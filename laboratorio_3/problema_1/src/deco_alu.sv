==> flow/design.v <==
module deco_alu(LD, A, B, S, R, Z, N, C, V);
    input logic LD;
    input logic [(2-1):0] A;
    input logic [(2-1):0] B;
    input logic [3:0] S;
    output logic [6:0] R;
    output logic Z, N, C, V;
    logic [(2-1):0] input_A;
    logic [(2-1):0] input_B;
    logic [3:0] input_S;
    always @(posedge LD) begin
        input_A <= A;
        input_B <= B;
        input_S <= S;
    end
    logic [(2-1):0] alu_result;
    ALU #(.NUM_BITS(2)) alu(
        .A(input_A),
        .B(input_B),
        .S(input_S),
        .R(alu_result),
        .Z(Z),
        .N(N),
        .C(C),
        .V(V)
    );
    bcd_deco deco(
        .NUM(alu_result),
        .SEG(R)
    );
endmodule
module bcd_deco(
	input logic [3:0] NUM,
	output logic [6:0] SEG
);
	always_comb begin
		case(NUM)
			4'b0000: SEG <= 7'b1000000;  
			4'b0001: SEG <= 7'b1111001;  
			4'b0010: SEG <= 7'b0100100;  
			4'b0011: SEG <= 7'b0110000;  
			4'b0100: SEG <= 7'b0011001;  
			4'b0101: SEG <= 7'b0010010;  
			4'b0110: SEG <= 7'b0000010;  
			4'b0111: SEG <= 7'b1111000;  
			4'b1000: SEG <= 7'b1111111;  
			4'b1001: SEG <= 7'b0011000;  
			4'b1010: SEG <= 7'b0001000;  
			4'b1011: SEG <= 7'b0000011;  
			4'b1100: SEG <= 7'b1000110;  
			4'b1101: SEG <= 7'b0100001;  
			4'b1110: SEG <= 7'b0000110;  
			4'b1111: SEG <= 7'b0001110;  
			default: SEG <= 7'b1111111;  
		endcase
	end
endmodule
module ALU
#(parameter NUM_BITS = 32)(A, B, S, R, N, Z, C, V);    
    input logic [(NUM_BITS-1):0] A;
    input logic [(NUM_BITS-1):0] B;
    input logic [3:0] S;
    output logic [(NUM_BITS-1):0] R;
    output logic N, Z, C, V;
    logic [(NUM_BITS-1):0] ARITH_RESULT;
    logic [(NUM_BITS-1):0] LOGIC_RESULT;
    logic ua_carry, ua_overflow;
    unidad_aritmetica #(.NUM_BITS(NUM_BITS)) UA(
        .A(A),
        .B(B),
        .S(S[2:0]),
        .R(ARITH_RESULT),
        .C(ua_carry),
        .V(ua_overflow)
    );
    unidad_logica #(.NUM_BITS(NUM_BITS)) UL(
        .A(A),
        .B(B),
        .S(S[2:0]),
        .R(LOGIC_RESULT)
    );
    assign R = S[3] ? LOGIC_RESULT : ARITH_RESULT;
    assign N = R[NUM_BITS-1];
    assign Z = ~|R;
    assign C = S[3] ? 1'b0 : ua_carry;
    assign V = S[3] ? 1'b0 : ua_overflow;
endmodule
module divisor
#(parameter NUM_BITS = 2)(A, B, S);
    input logic [(NUM_BITS-1):0] A;
    input logic [(NUM_BITS-1):0] B;
    output logic [(NUM_BITS-1):0] S;
    assign S = A / B;
endmodule
module modulo
#(parameter NUM_BITS = 2)(A, B, S);
    input logic [(NUM_BITS-1):0] A;
    input logic [(NUM_BITS-1):0] B;
    output logic [(NUM_BITS-1):0] S;
    assign S = A % B;
endmodule
module multiplicador
#(parameter NUM_BITS = 2)(A, B, S, C, V);
    input logic [(NUM_BITS-1):0] A;
    input logic [(NUM_BITS-1):0] B;
    output logic [(NUM_BITS-1):0] S;
    output logic C, V;
    logic [(NUM_BITS-1):0] co [(NUM_BITS-1):0];
    logic [(NUM_BITS-1):0] sum [(NUM_BITS-1):0];
    generate
        genvar i, j;
        for (i = 0; i < NUM_BITS; i = i+1) begin : array_multiplier 
            for (j = 0; j < NUM_BITS; j = j+1) begin : cols
                sumador_completo sumador_completo_i(
                    .Cin(i == 1'b0 ? 1'b0 : co[i-1][j]),
                    .A(j == 1'b0 ? 1'b0 :
                        (i == (NUM_BITS-1) ? co[i][j-1] :
                            sum[i+1][j-1])),
                    .B(A[j] && B[i]),
                    .Cout(co[i][j]),
                    .S(sum[i][j])
                );
            end
        end
    endgenerate
    logic [(NUM_BITS-1):0] P0;
    logic [(NUM_BITS-1):0] P1;
    assign P0 = sum[0];
    generate
        genvar k;
        for (i = 1; i <= NUM_BITS; i = i+1) begin : array_sum
            assign P1[i-1] = 
                (i == NUM_BITS ? co[NUM_BITS-1][NUM_BITS-1] : sum[i][NUM_BITS-1]);
        end
    endgenerate
    assign S = P0;
    assign C = |P1;
    assign V = C;
endmodule
module sumador
#(parameter NUM_BITS = 2)(Cin, A, B, S, C, V);
    input logic Cin;
    input logic [(NUM_BITS-1):0] A;
    input logic [(NUM_BITS-1):0] B;
    output logic [(NUM_BITS-1):0] S;
    output logic C, V;
    logic [(NUM_BITS-1):0] carry;
    generate
        genvar i;
        for (i = 0; i < NUM_BITS; i = i + 1) begin : sumador_n
            sumador_completo sumador_i(
                .Cin(i == 0 ? Cin : carry[i-1]),
                .A(A[i]),
                .B(B[i]),
                .Cout(carry[i]),
                .S(S[i])
            );
        end
    endgenerate
    assign C = carry[NUM_BITS-1];
    assign V = carry[NUM_BITS-1] ^ carry[NUM_BITS-2];
endmodule
module sumador_completo(Cin, A, B, Cout, S);
    input logic Cin;
    input logic A;    
    input logic B;    
    output logic Cout;
    output logic S;
    logic N0, N1, N2;
    assign N0 = A && B;
    assign N1 = A ^ B;
    assign N2 = N1 && Cin;
    assign Cout = N0 || N2;
    assign S = N1 ^ Cin;
endmodule
module sumador_restador
#(parameter NUM_BITS = 2) (Cin, A, B, S, C, V);
    input logic Cin;
    input logic [(NUM_BITS-1):0] A;
    input logic [(NUM_BITS-1):0] B;
    output logic [(NUM_BITS-1):0] S;
    output logic C, V;
    logic [(NUM_BITS-1):0] BXOR;
    generate
        genvar i;
        for (i = 0; i < NUM_BITS; i = i+1) begin : complement_b
            assign BXOR[i] = Cin ^ B[i];
        end
    endgenerate
    logic Co;
    sumador #(.NUM_BITS(NUM_BITS)) sumador (
        .Cin(Cin),
        .A(A),
        .B(BXOR),
        .S(S),
        .C(Co),
        .V(V)
    );
    assign C = Cin ^ Co;
endmodule
module unidad_aritmetica
#(parameter NUM_BITS = 2) (A, B, S, R, C, V);
    input logic [(NUM_BITS-1):0] A;
    input logic [(NUM_BITS-1):0] B;
    input logic [2:0] S;
    output logic [(NUM_BITS-1):0] R;
    output logic C, V;
    logic [(NUM_BITS-1):0] ADDR_RESULT; 
    logic [(NUM_BITS-1):0] MULT_RESULT;
    logic [(NUM_BITS-1):0] DIV_RESULT;
    logic [(NUM_BITS-1):0] MOD_RESULT;
    logic CTRL;
    assign CTRL = !S[2] && !S[1] && S[0];
    logic addr_carry, addr_overflow;
    sumador_restador #(.NUM_BITS(NUM_BITS)) sumador_restador(
        .Cin(CTRL),
        .A(A),
        .B(B),
        .S(ADDR_RESULT),
        .C(addr_carry),
        .V(addr_overflow)
    );
    logic mult_carry, mult_overflow;
    multiplicador #(.NUM_BITS(NUM_BITS)) multiplicador(
        .A(A),
        .B(B),
        .S(MULT_RESULT),
        .C(mult_carry),
        .V(mult_overflow)
    );
    divisor #(.NUM_BITS(NUM_BITS)) divisor(
        .A(A),
        .B(B),
        .S(DIV_RESULT)
    );
    modulo# (.NUM_BITS(NUM_BITS)) modulo(
        .A(A),
        .B(B),
        .S(MOD_RESULT)
    );
    mux_8 #(.INPUT_BITS(NUM_BITS)) op_selector(
        .E0(ADDR_RESULT),
        .E1(ADDR_RESULT),
        .E2(MULT_RESULT),
        .E3(DIV_RESULT),
        .E4(MOD_RESULT),
        .E5(0),
        .E6(0),
        .E7(0),
        .S(S),
        .F(R)
    );
    mux_8 #(.INPUT_BITS(1)) carry_selector(
        .E0(addr_carry),
        .E1(addr_carry),
        .E2(mult_carry),
        .E3(0),
        .E4(0),
        .E5(0),
        .E6(0),
        .E7(0),
        .S(S),
        .F(C)
    );
    mux_8 #(.INPUT_BITS(1)) overflow_selector(
        .E0(addr_overflow),
        .E1(addr_overflow),
        .E2(mult_overflow),
        .E3(0),
        .E4(0),
        .E5(0),
        .E6(0),
        .E7(0),
        .S(S),
        .F(V)
    );
endmodule
module AND_
#(parameter NUM_BITS = 2) (A, B, R);
	input logic [(NUM_BITS-1):0] A;
	input logic [(NUM_BITS-1):0] B;
	output logic [(NUM_BITS-1):0] R;
	assign R = A & B;
endmodule
module LSHIFT_
#(parameter NUM_BITS = 2)(A, B, R);
	input logic [(NUM_BITS-1):0] A;
	input logic [(NUM_BITS-1):0] B;
	output logic [(NUM_BITS-1):0] R;
	assign R = A << B;
endmodule
module OR_
#(parameter NUM_BITS = 2)(A, B, R);
	input logic [(NUM_BITS-1):0] A;
	input logic [(NUM_BITS-1):0] B;
	output logic [(NUM_BITS-1):0] R;
	assign R = A | B;
endmodule
module RSHIFT_
#(parameter NUM_BITS = 2)(A, B, R);
	input logic [(NUM_BITS-1):0] A;
	input logic [(NUM_BITS-1):0] B;
	output logic [(NUM_BITS-1):0] R;
	assign R = A >> B;
endmodule
module XOR_
#(parameter NUM_BITS = 2)(A, B, R);
	input logic [(NUM_BITS-1):0] A;
	input logic [(NUM_BITS-1):0] B;
	output logic [(NUM_BITS-1):0] R;
	assign R = A ^ B;
endmodule
module unidad_logica
#(parameter NUM_BITS = 2)(A, B, S, R);
    input logic [(NUM_BITS-1):0] A;
    input logic [(NUM_BITS-1):0] B;
    input logic [2:0] S;
    output logic [(NUM_BITS-1):0] R;
    logic [(NUM_BITS-1):0] AND_RESULT;
    logic [(NUM_BITS-1):0] OR_RESULT;
    logic [(NUM_BITS-1):0] XOR_RESULT;
    logic [(NUM_BITS-1):0] LSHIFT_RESULT;
    logic [(NUM_BITS-1):0] RSHIFT_RESULT;
    AND_ #(.NUM_BITS(NUM_BITS)) AND_GATE(
        .A(A),
        .B(B),
        .R(AND_RESULT)
    );
    OR_ #(.NUM_BITS(NUM_BITS)) OR_GATE(
        .A(A),
        .B(B),
        .R(OR_RESULT)
    );
    XOR_ #(.NUM_BITS(NUM_BITS)) XOR_GATE(
        .A(A),
        .B(B),
        .R(XOR_RESULT)
    );
    LSHIFT_ #(.NUM_BITS(NUM_BITS)) LSHIFT(
        .A(A),
        .B(B),
        .R(LSHIFT_RESULT)
    );
    RSHIFT_ #(.NUM_BITS(NUM_BITS)) RSHIFT(
        .A(A),
        .B(B),
        .R(RSHIFT_RESULT)
    );
    mux_8 #(.INPUT_BITS(NUM_BITS)) op_selector(
        .E0(AND_RESULT),
        .E1(OR_RESULT),
        .E2(XOR_RESULT),
        .E3(LSHIFT_RESULT),
        .E4(RSHIFT_RESULT),
        .E5(1'b0),
        .E6(1'b0),
        .E7(1'b0),
        .S(S),
        .F(R)
    );
endmodule
module mux_8
#(parameter INPUT_BITS = 2) (E0, E1, E2, E3, E4, E5, E6, E7, S, F);
    input logic [(INPUT_BITS-1):0] E0;
    input logic [(INPUT_BITS-1):0] E1;
    input logic [(INPUT_BITS-1):0] E2;
    input logic [(INPUT_BITS-1):0] E3;
    input logic [(INPUT_BITS-1):0] E4;
    input logic [(INPUT_BITS-1):0] E5;
    input logic [(INPUT_BITS-1):0] E6;
    input logic [(INPUT_BITS-1):0] E7;
    input logic [2:0] S;
    output logic [(INPUT_BITS-1):0] F;
    always_comb begin
        case(S)
            3'b000: F <= E0;
            3'b001: F <= E1;
            3'b010: F <= E2;
            3'b011: F <= E3;
            3'b100: F <= E4;
            3'b101: F <= E5;
            3'b110: F <= E6;
            3'b111: F <= E7;
        endcase 
    end
endmodule
== Tool chain data of deco_alu ==
Tool output for the design above, in the order of the flow.
Lines are those of the file above, counted from 1.
Operators: Yosys type, input widths -> output width; for muxes data width and select width s.
Cell names lack the library's common part.
A cell with n/a has no value.

* Top module: deco_alu
* Clock: LD
* Cell library: sky130hd
* Corner: tt_025C_1v80

== Elaborated design ==
Source: Yosys, flattened and elaborated. Widths are those after wreduce; folded enables and synchronous resets count as part of the registers. Registers that Yosys merges into a memory's read port (data or address) are not register bits. Print and check cells do not count. Equal cells are merged and count once.
Memory sizes are those after Yosys's memory passes, which may raise the word count (mostly to a power of two), join words into wider ones and drop unused or constant bits.

* Input port bits: 9
* Elaborated cells: 58
* Memory bits (read-only): 112
* Memory cells: 1
* Register bits after elaboration: 8
* Output and inout port bits: 11

{| class="wikitable"
|+ Memory list
! name !! words !! bits a word !! read ports !! write ports !! RTL line !! RTL
|-
| (name not given) || 16 || 7 || 1 || 0 || 37 || <nowiki>case(NUM)</nowiki>
|}

* Mux-type cells: 7
* Reduce/logical cells: 23
* Shift-type cells: 2
* Divide/modulo/power cells: 2
* Equality and inequality tests: 7
* Bitwise logic cells: 13

{| class="wikitable"
|+ Operators with widths
! cell !! count
|-
| $logic_and 1x1->1 || 12
|-
| $eq 3x3->1 const B || 4
|-
| $pmux 2 s6 || 1
|-
| $xor 1x1->1 || 10
|-
| $pmux 2 s5 || 1
|-
| $reduce_or 2->1 || 3
|-
| $eq 3x2->1 const B || 2
|-
| $pmux 1 s3 || 2
|-
| $reduce_or 5->1 || 1
|-
| $div 2x2->2 || 1
|-
| $mod 2x2->2 || 1
|-
| $logic_not 1->1 || 3
|-
| $eq 3x1->1 const B || 1
|-
| $logic_not 3->1 || 1
|-
| $reduce_or 3->1 || 1
|-
| $logic_or 1x1->1 || 2
|-
| $and 2x2->2 || 1
|-
| $or 2x2->2 || 1
|-
| $xor 2x2->2 || 1
|-
| $shl 2x2->2 || 1
|-
| $shr 2x2->2 || 1
|-
| $mux 2 || 1
|-
| $mux 1 || 2
|}

== Longest topological paths ==
Depth = most cells in a row (Yosys ltp): at word level without a register or memory, in the mapped netlist without a sequential cell, where the memories' decode and read muxes count.

* Depth in word-level cells: 12
* ABC_AREA: 1
* Gate-level depth with buffers: 18
* Depth with buffers taken out: 17

== After synthesis ==
Source: synth_stat.txt of the flow (Yosys; design flattened, memories mapped). It holds for the ABC_AREA given above (unset counts as 0); a run with the other value may have another netlist.

{| class="wikitable"
|+ Cell types
! type !! count !! total area (um^2)
|-
| dfxtp_1 || 8 || 160.154
|-
| ha_1 || 10 || 125.12
|-
| nand2_1 || 19 || 71.318
|-
| inv_1 || 18 || 67.565
|-
| nor2_1 || 12 || 45.043
|-
| fa_1 || 2 || 40.038
|-
| nand2_2 || 5 || 31.28
|-
| a21oi_1 || 6 || 30.029
|-
| inv_2 || 7 || 26.275
|-
| nand3_1 || 5 || 25.024
|-
| nand4_1 || 4 || 25.024
|-
| nand2_4 || 2 || 22.522
|-
| nand3_2 || 2 || 20.019
|-
| o21ai_1 || 4 || 20.019
|-
| buf_4 || 2 || 15.014
|-
| o21ai_0 || 3 || 15.014
|-
| nand4_2 || 1 || 12.512
|-
| nor2_2 || 2 || 12.512
|}

Other cell types: 7; their cells: 8.

* Sequential area: 160.2 um^2
* Buffers: 2
* Chip area (Yosys): 828.3 um^2
* Mapped cells: 120
* Mapped flip-flops: 8

== Worst setup path after synthesis ==
Path of least setup slack by OpenSTA after synthesis, without wires, with an ideal clock, recovery checks aside; 20% of the period is set as input and as output delay. Where synthesis merged equal registers, the netlist keeps one of their names.

* Kind: reg-to-output
* Start point: register input_B[0]
* End point: output port R[3]
* Driving pins on the path: 15
* Path delay: 2,165 ps
* Buffers on the path: 1
* Clock period: 4,310 ps
* Required time: 3,448 ps
* Arrival: 2,165 ps
* Time at the first pin: 0 ps
* Output delay: 862 ps
* Setup slack: 1,283 ps
* Synthesis period reached: 3,027 ps

"path delay" is the arrival time less input delay plus setup time.
At an output port there is no setup time.
"driving pins on the path" counts driving pins, that of a launching flip-flop among them; a cell with two outputs on the path counts twice.
"synthesis period reached" is the clock period less the worst setup slack; recovery checks do not enter. This is arithmetic on one report: input and output delays are still those of the set period (20% each).

* Path through: dfxtp_1 > inv_1 > ha_1 > nand2_1 > nand2_1 > inv_1 > fa_1 > a21oi_1 > nand2_1 > nand2_1 > nand4_1 > nand2_4 > nand2_2 > inv_2 > buf_4
* Elaborated cells on any way between the ends: 21
* RTL lines with such cells: 17
* Classes of those cells: div (2); shift (2); mux (3); logic (8); reduce/logical (5); memory (1)

{| class="wikitable"
|+ Ends and longest elaborated chain, after synthesis
! item !! RTL line !! RTL
|-
| from (decl) || 9 || <nowiki>logic [(2-1):0] input_B;</nowiki>
|-
| from (assign) || 13 || <nowiki>input_B <= B;</nowiki>
|-
| to (decl) || 6 || <nowiki>output logic [6:0] R;</nowiki>
|}

Chain of elaborated cells between the ends: none given.
Nets of the timed path that keep an RTL name, with a line that drives or declares them; the list need not be complete.

{| class="wikitable"
|+ Named nets, after synthesis
! signal !! RTL line !! RTL
|-
| R[6] || 37 || <nowiki>case(NUM)</nowiki>
|-
| R[0] || 37 ||
|}

== Timing after layout ==
Path of least setup slack in the final report of job 1 (OpenROAD, finished layout, wires in). Where an end is a register, its clock arrival counts in the times.
The path's times are printed in steps of 10 ps; the period is the one set.

* Kind: reg-to-output
* Start point: register input_B[0]
* End point: output port R[3]
* Arrival: 3,200 ps
* Required time: 3,620 ps
* Output delay: 910 ps
* Setup slack: 430 ps
* Clock period: 4,530 ps
* Buffers on the path: 2
* Time at the first pin: 250 ps
* Driving pins on the path: 16

* Path through: dfxtp_1 > inv_1 > ha_1 > nand2_1 > nand2_1 > inv_1 > fa_1 > a21oi_1 > nand2_1 > nand2_1 > nand4_1 > nand2_4 > nand2_2 > inv_2 > buf_4 > clkdlybuf4s50_1
* Elaborated cells on any way between the ends: 21
* RTL lines with such cells: 17
* Classes of those cells: div (2); shift (2); mux (3); logic (8); reduce/logical (5); memory (1)

{| class="wikitable"
|+ Ends and longest elaborated chain, post-layout
! item !! RTL line !! RTL
|-
| from (decl) || 9 || <nowiki>logic [(2-1):0] input_B;</nowiki>
|-
| from (assign) || 13 || <nowiki>input_B <= B;</nowiki>
|-
| to (decl) || 6 || <nowiki>output logic [6:0] R;</nowiki>
|}

Chain of elaborated cells between the ends: none given.

Lab notebook: deco_alu

Settings and measured results of 2 stored flow runs for module deco_alu (sky130hd), not sorted in any way. The constraints put input and output delay at 20% of the set period each and load the outputs with 0.01 pF.
By "power" is meant OpenSTA's value without simulated activity: inputs other than the clock are taken to toggle once in ten clock periods, and the tool carries that through the logic.

=== Job 1 ===
{| class="wikitable"
! Setting !! Value
|-
| period_ns || 4.53
|-
| CORE_UTILIZATION || 48
|-
| PLACE_DENSITY_LB_ADDON || 0.15
|-
| CORE_ASPECT_RATIO || 0.85
|-
| CORE_MARGIN || 3
|-
| ABC_AREA || 1
|-
| GPL_TIMING_DRIVEN || 0
|-
| GPL_ROUTABILITY_DRIVEN || 1
|-
| CAP_MARGIN || 20
|-
| SLEW_MARGIN || 40
|-
! Result !! Value
|-
| Die footprint || 2,261.7 um^2
|-
| Synthesized cell area || 828.3 um^2
|-
| Power || 226.4 µW
|-
| Std-cell area (final layout) || 1,058.5 um^2
|-
| Post-route utilization || 0.671
|-
| Setup slack of the worst path || 428 ps
|-
| Final worst hold slack || 1,097 ps
|}

=== Job 2 ===
{| class="wikitable"
! Setting !! Value
|-
| period_ns || 6.55
|-
| CORE_UTILIZATION || 48
|-
| PLACE_DENSITY_LB_ADDON || 0.01
|-
| ABC_AREA || 1
|-
| CTS_CLUSTER_SIZE || 95
|-
| CTS_CLUSTER_DIAMETER || 242
|-
| CAP_MARGIN || 15
|-
| MIN_ROUTING_LAYER || met2
|-
| CORE_MARGIN || 2
|-
| SLEW_MARGIN || 20
|-
! Result !! Value
|-
| Die footprint || 2,073.9 um^2
|-
| Synthesized cell area || 828.3 um^2
|-
| Power || 153.7 µW
|-
| Std-cell area (final layout) || 1,037.2 um^2
|-
| Post-route utilization || 0.621
|-
| Setup slack of the worst path || 2,254 ps
|-
| Final worst hold slack || 1,504 ps
|}
